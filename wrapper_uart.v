==> flow/design.v <==
module UART (
    input  logic CLK, RST_N, 
    input  logic rxd, Empty, Full,
    input  logic [7:0] data_out, 
    output logic txd, RE_fifo, WE_fifo,
    output logic [7:0] data_in
);
    localparam WAIT_DIV = 43;
    typedef enum {
        s_send1,
        s_program,
        s_send2,
        s_data,
        s_wait,
        s_send3,
        s_fin
    } state_type;
    state_type state, n_state;
    logic [7:0] send_data, receive_data;
    logic Sdata_valid, Send_fin, Rdata_valid, Receive_fin;
    serial_rx #(WAIT_DIV) serial_rx_instance(.*);
    serial_tx #(WAIT_DIV) serial_tx_instance(.*);
    assign RE_fifo = ~Empty;
    assign WE_fifo = Rdata_valid;
    assign data_in = receive_data;
    always_comb begin
        n_state     = state;
        send_data   = 8'd0;
        Sdata_valid = 1'b0;
        if (state == s_send1) begin 
            if (Send_fin) begin
                n_state = s_program; 
            end
            send_data   = 8'h99;
            Sdata_valid = 1'b1;
        end else if (state == s_program) begin
            if (Receive_fin) begin
                n_state = s_send2;
            end
        end else if (state == s_send2) begin
            if (Send_fin) begin
                n_state = s_data; 
            end
            send_data   = 8'haa;
            Sdata_valid = 1'b1;            
        end else if (state == s_data) begin
            if (Receive_fin) begin
                n_state = s_wait;
            end
        end else if (state == s_wait) begin
            if (RE_fifo) begin
                n_state = s_send3; 
            end
        end else if (state == s_send3) begin
            if (Send_fin) begin
                n_state = s_fin;
            end
            send_data   = data_out;
            Sdata_valid = 1'b1;
        end
    end
    always_ff @( posedge CLK or negedge RST_N ) begin
        if (~RST_N) begin
            state <= s_send1;
        end else begin
            state <= n_state;
        end
    end
endmodule
module serial_receive #(WAIT_DIV = 434) (
    input  logic CLK, RST_N, 
    input  logic data_in, Ready,
    output logic [7:0] data_out,
    output logic Rdata_valid
);
    localparam WAIT_LEN = $clog2(WAIT_DIV);
    localparam WAIT_DIV_HALF = WAIT_DIV / 2;
    typedef enum {
        s_idle,
        s_start,
        s_receive
    } state_type; 
    state_type state, n_state;
    logic [7:0] n_data_out;
    logic [WAIT_LEN-1:0] wait_cnt, n_wait_cnt;
    logic [3:0] bit_cnt, n_bit_cnt;
    always_comb begin
        n_state    = state;
        n_data_out = data_out;
        n_wait_cnt = wait_cnt;
        n_bit_cnt  = bit_cnt;
        Rdata_valid = 1'b0;
        if (state == s_idle) begin
            if (Ready) begin
                n_state = s_start;
            end
        end else if (state == s_start) begin
            if (wait_cnt == WAIT_DIV_HALF - 1) begin
                n_state    = s_receive;
                n_wait_cnt = 0;
                n_bit_cnt  = 4'd0;
            end else begin
                n_wait_cnt = wait_cnt + 1'b1;
            end
        end else if (state == s_receive) begin
            if (wait_cnt == WAIT_DIV - 1) begin
                if (bit_cnt == 4'd8) begin
                    n_state    = s_idle;
                    n_wait_cnt = 0;
                    n_bit_cnt  = 4'd0;
                    Rdata_valid = 1'b1;
                end else begin
                    n_data_out = {data_in, data_out[7:1]};
                    n_wait_cnt = 0;
                    n_bit_cnt  = bit_cnt + 1'b1;
                end
            end else begin
                n_wait_cnt = wait_cnt + 1'b1;
            end
        end
    end
    always_ff @( posedge CLK or negedge RST_N ) begin
        if (~RST_N) begin
            state    <= s_idle;
            data_out <= 8'hff;
            wait_cnt <= 0;
            bit_cnt  <= 4'd0;
        end else begin
            state    <= n_state;
            data_out <= n_data_out;
            wait_cnt <= n_wait_cnt;
            bit_cnt  <= n_bit_cnt;
        end
    end
endmodule
module serial_rx #(WAIT_DIV = 434) (
    input  logic CLK, RST_N, 
    input  logic rxd,
    output logic Rdata_valid, Receive_fin,
    output logic [7:0] receive_data
);
    typedef enum {
        s_wait_num,
        s_receive_num,
        s_wait_inst,
        s_receive_inst,
        s_fin
    } state_type;
    state_type state, n_state;
    logic [31:0] num, n_num;
    logic [31:0] byte_cnt, n_byte_cnt;
    logic Ready;
    serial_receive #(WAIT_DIV) serial_receive_instance(.*, .data_in(sync_reg[0]), .data_out(receive_data));
    always_ff @( posedge CLK or negedge RST_N ) begin
        if (~RST_N) begin
            sync_reg <= 3'b111;
        end else begin
            sync_reg <= {rxd, sync_reg[2:1]};
        end
    end
    (* ASYNC_REG = "true" *) logic [2:0] sync_reg;
    always_comb begin
        n_state     = state;
        n_num       = num;
        n_byte_cnt  = byte_cnt;
        Ready       = 1'b0;
        Receive_fin = 1'b0;
        if (state == s_wait_num) begin
            if (sync_reg[0] == 1'b0) begin
                n_state = s_receive_num;
                Ready   = 1'b1;
            end
        end else if (state == s_receive_num) begin
            if (Rdata_valid) begin
                if (byte_cnt == 32'd3) begin
                    n_state    = s_wait_inst;
                    n_num      = {receive_data, num[31:8]};
                    n_byte_cnt = 32'd0;
                end else begin
                    n_state    = s_wait_num;
                    n_num      = {receive_data, num[31:8]};
                    n_byte_cnt = byte_cnt + 1'b1;
                end 
            end
        end else if (state == s_wait_inst) begin
            if (byte_cnt == num) begin
                n_state     = s_fin;
                Receive_fin = 1'b1;
            end else if (sync_reg[0] == 1'b0) begin
                n_state = s_receive_inst;
                Ready   = 1'b1;
            end 
        end else if (state == s_receive_inst) begin
            if (Rdata_valid) begin
                n_state    = s_wait_inst;
                n_byte_cnt = byte_cnt + 1'b1;
            end
        end else if (state == s_fin) begin
            Receive_fin = 1'b1;
        end
    end
    always_ff @( posedge CLK or negedge RST_N ) begin
        if (~RST_N) begin
            state    <= s_wait_num;
            num      <= 32'd0;
            byte_cnt <= 32'd0;
        end else begin
            state    <= n_state;
            num      <= n_num;
            byte_cnt <= n_byte_cnt;
        end
    end
endmodule
module serial_send #(WAIT_DIV = 434) (
    input  logic CLK, RST_N, 
    input  logic [7:0] data_in,
    input  logic WE,
    output logic data_out,
    output logic Busy
);
    localparam WAIT_LEN = $clog2(WAIT_DIV);
    typedef enum {
        s_idle,
        s_send
    } state_type; 
    state_type state, n_state;
    logic [9:0] data_reg, n_data_reg;
    logic [WAIT_LEN-1:0] wait_cnt, n_wait_cnt;
    logic [3:0] bit_cnt, n_bit_cnt;
    assign data_out = data_reg[0];
    always_comb begin
        Busy       = 1'b0;
        n_state    = state;
        n_data_reg = data_reg;
        n_wait_cnt = wait_cnt;
        n_bit_cnt  = bit_cnt;
        if (state == s_idle) begin
            if (WE) begin
                n_state    = s_send;
                n_data_reg = {1'b1, data_in, 1'b0};
            end
        end else if (state == s_send) begin
            Busy = 1'b1;
            if (wait_cnt == WAIT_DIV - 1) begin
                if (bit_cnt == 4'd9) begin
                    n_state    = s_idle;
                    n_wait_cnt = 0;
                    n_bit_cnt  = 4'd0;
                end else begin
                    n_data_reg = {1'b1, data_reg[9:1]};
                    n_wait_cnt = 0;
                    n_bit_cnt  = bit_cnt + 1'b1;
                end
            end else begin
                n_wait_cnt = wait_cnt + 1'b1;
            end
        end
    end
    always_ff @( posedge CLK or negedge RST_N ) begin
        if (~RST_N) begin
            state    <= s_idle;
            data_reg <= 10'h3ff;
            wait_cnt <= 0;
            bit_cnt  <= 4'd0;
        end else begin
            state    <= n_state;
            data_reg <= n_data_reg;
            wait_cnt <= n_wait_cnt;
            bit_cnt  <= n_bit_cnt;
        end
    end
endmodule
module serial_tx #(WAIT_DIV = 434) (
    input  logic CLK, RST_N, 
    input  logic [7:0] send_data,
    input  logic Sdata_valid,
    output logic txd, Send_fin
);
    typedef enum {
        s_send,
        s_wait,
        s_fin
    } state_type;
    state_type state, n_state;
    logic [3:0] byte_cnt, n_byte_cnt;
    logic WE, Busy;
    serial_send #(WAIT_DIV) serial_send_instance(.*, .data_in(send_data), .data_out(txd));
    always_comb begin
        n_state    = state;
        n_byte_cnt = byte_cnt;
        WE         = 1'b0;
        Send_fin   = 1'b0; 
        if (state == s_send) begin
            if (Sdata_valid) begin
                n_state = s_wait;
                WE      = 1'b1;
            end
        end else if (state == s_wait) begin
            if (~Busy) begin
                if (byte_cnt == 4'd0) begin
                    n_state = s_fin;
                end else begin
                    n_state = s_send;
                    n_byte_cnt = byte_cnt + 1'b1;
                end
            end
        end else if (state == s_fin) begin
            n_state  = s_send;
            Send_fin = 1'b1; 
        end
    end
    always_ff @( posedge CLK or negedge RST_N ) begin
        if (~RST_N) begin
            state    <= s_send;
            byte_cnt <= 4'd0;
        end else begin
            state    <= n_state;
            byte_cnt <= n_byte_cnt;
        end
    end
endmodule
module wrapper_uart (
    input  wire CLK, RST_N, 
    input  wire rxd, Empty, Full,
    input  wire [7:0] data_out, 
    output wire txd, RE_fifo, WE_fifo,
    output wire [7:0] data_in
);
    UART uart_instance(.CLK(CLK), .RST_N(RST_N), .rxd(rxd), .txd(txd), .Empty(Empty), .Full(Full), .data_out(data_out), 
                       .RE_fifo(RE_fifo), .WE_fifo(WE_fifo), .data_in(data_in));
endmodule
# Reports on wrapper_uart
# Tool output for the design above, in the order of the flow.
# Line numbers count from 1 in the design file above.
# Cell names lack the library's common part.
# Not given: --
dict set report setup {
  top {wrapper_uart}
  clk_port {CLK}
  lib {sky130hd}
  corner {tt_025C_1v80}
}

# Word level
# Source: Yosys, flattened and elaborated, memories not mapped. Widths are those after wreduce. Registers that Yosys merges into a memory's read port (data or address) are not register bits. Print and check cells do not count. Equal cells are merged and count once.
dict set report bits {
  ff_bits 269
  inputBits 13
  out_inout_bits 11
  wordCells 200
}
dict set report op_classes {
  n_addsub 6
  equal 40
  n_mux 97
  logic 9
  reduce_logical 33
}
# op n
set ops {}
lappend ops {{32-bit two-way mux} 44}
lappend ops {{32-bit by 2-bit == test with 1-bit output with constant B} 7}
lappend ops {{32-bit by 1-bit == test with 1-bit output with constant B} 5}
lappend ops {{32-bit zero test} 5}
lappend ops {{32-bit by 3-bit == test with 1-bit output with constant B} 3}
lappend ops {{10-bit two-way mux} 5}
lappend ops {{8-bit two-way mux} 6}
lappend ops {{32-bit by 1-bit adder with 32-bit output with constant B} 1}
lappend ops {{32-bit == test} 1}
lappend ops {{6-bit two-way mux} 5}
lappend ops {{1-bit two-way mux} 29}
lappend ops {{4-bit two-way mux} 6}
lappend ops {{5-bit AND reduction} 4}
lappend ops {{4-bit AND reduction} 4}
lappend ops {{3-bit nonzero test} 5}
lappend ops {{2-bit inequality test with constant B} 7}
lappend ops {{2-bit nonzero test} 6}
lappend ops {{3-bit by 2-bit inequality test with 1-bit output with constant B} 4}
lappend ops {{4-bit by 1-bit adder with 4-bit output with constant B} 3}
lappend ops {{6-bit by 1-bit adder with 6-bit output with constant B} 2}
lappend ops {{6-bit == test with constant B} 2}
lappend ops {{1-bit NOT} 9}
lappend ops {{3-bit AND reduction} 3}
lappend ops {{4-bit == test with constant B} 2}
lappend ops {{7-bit AND reduction} 1}
lappend ops {{3-bit inequality test with constant B} 2}
lappend ops {{6-bit by 2-bit inequality test with 1-bit output with constant B} 1}
lappend ops {{6-bit by 5-bit == test with 1-bit output with constant B} 1}
# Other operator kinds: 9; their cells: 12.

# Logic depth
# Yosys ltp: most cells in a row. Word level: on the elaborated netlist, between registers, memories and ports. Mapped: between sequential cells and ports; inverters and the memories' decode and read muxes count.
dict set report logic_depth {
  ltp_word 11
  abc_area 0
  mapped_depth 8
}

# Mapped cells and area
# Yosys stat after the flow's synthesis: flattened, memories mapped to cells. It holds for the ABC_AREA given above (unset counts as 0); a run with the other value may have another netlist.
# cell n area_total_um2
set types {}
lappend types {dfrtp_1 102 2.55E+03}
lappend types {dfstp_2 25 656.88}
lappend types {mux2_2 45 506.736}
lappend types {xor2_1 43 376.611}
lappend types {nand2_1 57 213.955}
lappend types {xnor2_1 22 192.685}
lappend types {o21ai_0 30 150.144}
lappend types {ha_1 10 125.12}
lappend types {nor2_1 27 101.347}
lappend types {nor4_1 16 100.096}
lappend types {nand4_1 15 93.84}
lappend types {nand3_1 17 85.082}
lappend types {and3_1 12 75.072}
lappend types {inv_1 20 75.072}
lappend types {and4_1 7 61.309}
lappend types {buf_6 5 56.304}
lappend types {a21oi_1 10 50.048}
lappend types {nor3_1 9 45.043}
# Other cell types: 40; their cells: 83.
dict set report mapped {
  stdcells 555
  synth_area_mm2 0.0061897
  ffs 127
  buffers 11
}
# By module: a second synthesis without flattening, with its own total; a netlist apart from the flattened one above.
dict set report unflattened {
  hier_cells 536
  area_unflattened_mm2 0.0063161
}
# Each row is one instance without its submodules.
# mod n_inst n_cells mod_area_mm2 mod_seq_area_mm2
set by_module {}
lappend by_module {{serial_rx #(WAIT_DIV=43)} 1 282 0.0034433 0.0018067}
lappend by_module {{serial_send #(WAIT_DIV=43)} 1 99 0.0011173 0.000538}
lappend by_module {{serial_receive #(WAIT_DIV=43)} 1 92 0.0010523 0.0005368}
lappend by_module {UART 1 35 0.0003628 0.0001514}
lappend by_module {{serial_tx #(WAIT_DIV=43)} 1 28 0.0003403 0.0001764}
lappend by_module {wrapper_uart 1 0 0 0}

# Timing after synthesis
# Path of least setup slack by OpenSTA after synthesis, without wires, with an ideal clock, recovery checks aside; 20% of the period is set as input and as output delay. Where synthesis merged equal registers, the netlist keeps one of their names.
dict set report synth_timing {
  path_kind {reg2reg}
  from {register uart_instance.serial_rx_instance.serial_receive_instance.bit_cnt[0]}
  to {register uart_instance.serial_rx_instance.num[0]}
  period_ns 1.84
  t_first_pin_ns 0.000
  arrival_time_ns 1.770
  setup_slack_ns -0.055
  path_delay_ns 1.895
  driving_pins 9
  synth_period_reached_ns 1.895
}
# "path_delay_ns" is the arrival time less input delay plus setup time.
# "driving_pins": output pins that drive a net of the path, with the launching flip-flop's if there is one; two outputs of one cell count as two.
# "synth_period_reached_ns" is the clock period less the worst setup slack; recovery checks do not enter. This is arithmetic on one report: input and output delays are still those of the set period (20% each).
# The rows between start and end are the longest chain of elaborated cells between them; the timing report does not say that the signal goes this way. Where chains are equally long, one stands for them.
# Each line given opens the expression or statement behind the cell; cells for indexed reads and writes are added by Yosys, which also makes memories of some case tables.
dict set report synth_between {
  cell_sequence {dfrtp_1 > inv_1 > ha_1 > and3b_1 > and4_1 > nand2_1 > nor2_4 > buf_6 > mux2_2}
  elab_chain_len 7
  cells_between 7
  classes_between {eq/ne (1); mux (5); reduce/logical (1)}
}
# item line
set synth_lines {}
lappend synth_lines {{from (decl)} 86} ;# logic [3:0] bit_cnt, n_bit_cnt;
lappend synth_lines {{from (assign)} 127} ;# bit_cnt  <= 4'd0;
lappend synth_lines {{from (assign)} 132} ;# bit_cnt  <= n_bit_cnt;
lappend synth_lines {{4-bit == test} 107} ;# if (bit_cnt == 4'd8) begin
lappend synth_lines {{1-bit two-way mux} 107}
lappend synth_lines {{1-bit two-way mux} 106} ;# if (wait_cnt == WAIT_DIV - 1) begin
lappend synth_lines {{1-bit two-way mux} 105} ;# end else if (state == s_receive) begin
lappend synth_lines {{1-bit two-way mux} 97} ;# end else if (state == s_start) begin
lappend synth_lines {{1-bit two-way mux} 93} ;# if (state == s_idle) begin
lappend synth_lines {{3-bit AND reduction} --}
lappend synth_lines {{to (assign)} 205} ;# num      <= 32'd0;
lappend synth_lines {{to (assign)} 209} ;# num      <= n_num;
lappend synth_lines {{to (decl)} 150} ;# logic [31:0] num, n_num;

# Path in the finished layout
# Path of least setup slack in the final report of entry A (OpenROAD, finished layout, wires in). Where an end is a register, its clock arrival counts in the times.
dict set report layout_timing {
  path_kind {reg2out}
  from {register uart_instance.serial_rx_instance.serial_receive_instance.bit_cnt[0]}
  to {output WE_fifo}
  period_ns 2.32
  out_delay_ns 0.46
  t_first_pin_ns 0.42
  arrival_time_ns 1.78
  setup_slack_ns 0.08
  driving_pins 7
}
# The rows between start and end are the longest chain of elaborated cells between them; the timing report does not say that the signal goes this way. Where chains are equally long, one stands for them.
dict set report layout_between {
  cell_sequence {dfrtp_1 > inv_1 > ha_1 > nand3b_1 > or3_4 > nor2_4 > buf_6}
  elab_chain_len 6
  cells_between 6
  classes_between {eq/ne (1); mux (5)}
}
# item line
set layout_lines {}
lappend layout_lines {{from (decl)} 86} ;# logic [3:0] bit_cnt, n_bit_cnt;
lappend layout_lines {{from (assign)} 127} ;# bit_cnt  <= 4'd0;
lappend layout_lines {{from (assign)} 132} ;# bit_cnt  <= n_bit_cnt;
lappend layout_lines {{4-bit == test} 107} ;# if (bit_cnt == 4'd8) begin
lappend layout_lines {{1-bit two-way mux} 107}
lappend layout_lines {{1-bit two-way mux} 106} ;# if (wait_cnt == WAIT_DIV - 1) begin
lappend layout_lines {{1-bit two-way mux} 105} ;# end else if (state == s_receive) begin
lappend layout_lines {{1-bit two-way mux} 97} ;# end else if (state == s_start) begin
lappend layout_lines {{1-bit two-way mux} 93} ;# if (state == s_idle) begin
lappend layout_lines {{to (decl)} 326} ;# output wire txd, RE_fifo, WE_fifo,

Settings and measured results of 2 stored flow runs for module wrapper_uart (sky130hd), not sorted in any way. The constraints put input and output delay at 20% of the set period each and load the outputs with 0.01 pF.
By "period_less_ws_ns" is meant the clock period of the run minus its worst setup slack. This is arithmetic on one report: input and output delays are still those of the set period (20% each).
"worst_path_allowed_less_slack_ns" means the part of the period allowed to the worst setup path (the constraints hold back 20% at inputs and 20% at outputs) less its slack; where the path has registers, the arrival times of their clocks count too.
By "total_power_uw" is meant OpenSTA's value without simulated activity: inputs other than the clock are taken to toggle once in ten clock periods, and the tool carries that through the logic.

[flow] entry A: files
==> flow/run.sh <==
#!/bin/bash
# the make line also repeats the synthesis and layout settings of config.mk as NAME=value (left out here)
make -C /OpenROAD-flow-scripts/flow DESIGN_CONFIG=/design/flow/config.mk WORK_HOME=/design/flow/orfs CLKGATE_MAP_FILE= finish
==> flow/config.mk <==
export PLATFORM = sky130hd
export DESIGN_NAME = wrapper_uart
export DESIGN_NICKNAME = wrapper_uart
export VERILOG_FILES = /design/flow/design.v
export SDC_FILE = /design/flow/constraint.sdc
export NUM_CORES = 4
export LEC_CHECK = 0
export CAP_MARGIN = 20
export CORE_MARGIN = 2
export CORE_UTILIZATION = 54
export SLEW_MARGIN = 20
==> flow/constraint.sdc <==
create_clock -name core_clock -period 2.32 [get_ports {CLK}]
set_input_delay 0.4640 -clock core_clock [delete_from_list [all_inputs] [get_ports {CLK}]]
set_output_delay 0.4640 -clock core_clock [all_outputs]
set_load 0.01 [all_outputs]

[flow] entry A: metrics
[metrics] synth_area_mm2 = 0.0061897
[metrics] total_die_area_mm2 = 0.0123343
[metrics] layout_stdcell_area_mm2 = 0.007327
[metrics] post_route_util_pct = 64.7
[metrics] worstSetupSlack_ns = 0.080
[metrics] timing.setup.tns_ns = 0.000
[metrics] total_power_uw = 4998
[metrics] period_less_ws_ns = 2.240
[metrics] worst_path_allowed_less_slack_ns = 1.78
[metrics] timing.worst_path_kind = reg2out

[flow] entry B: files
==> flow/run.sh <==
#!/bin/bash
# the make line also repeats the synthesis and layout settings of config.mk as NAME=value (left out here)
make -C /OpenROAD-flow-scripts/flow DESIGN_CONFIG=/design/flow/config.mk WORK_HOME=/design/flow/orfs CLKGATE_MAP_FILE= finish
==> flow/config.mk <==
export PLATFORM = sky130hd
export DESIGN_NAME = wrapper_uart
export DESIGN_NICKNAME = wrapper_uart
export VERILOG_FILES = /design/flow/design.v
export SDC_FILE = /design/flow/constraint.sdc
export NUM_CORES = 4
export LEC_CHECK = 0
export CAP_MARGIN = 5
export CELL_PAD_IN_SITES_DETAIL_PLACEMENT = 0
export CELL_PAD_IN_SITES_GLOBAL_PLACEMENT = 0
export CORE_MARGIN = 6
export CORE_UTILIZATION = 41
export CTS_CLUSTER_SIZE = 99
export GPL_ROUTABILITY_DRIVEN = 1
export GPL_TIMING_DRIVEN = 0
export MIN_ROUTING_LAYER = met2
export PLACE_DENSITY_LB_ADDON = 0.16
export SETUP_SLACK_MARGIN = -0.01
export SLEW_MARGIN = 20
==> flow/constraint.sdc <==
create_clock -name core_clock -period 1.89 [get_ports {CLK}]
set_input_delay 0.3780 -clock core_clock [delete_from_list [all_inputs] [get_ports {CLK}]]
set_output_delay 0.3780 -clock core_clock [all_outputs]
set_load 0.01 [all_outputs]

[flow] entry B: metrics
[metrics] synth_area_mm2 = 0.0061897
[metrics] total_die_area_mm2 = 0.0181899
[metrics] layout_stdcell_area_mm2 = 0.0080778
[metrics] post_route_util_pct = 55.2
[metrics] worstSetupSlack_ns = -0.267
[metrics] timing.setup.tns_ns = -4.003
[metrics] total_power_uw = 6142
[metrics] period_less_ws_ns = 2.157
[metrics] worst_path_allowed_less_slack_ns = 1.78
[metrics] timing.worst_path_kind = reg2out
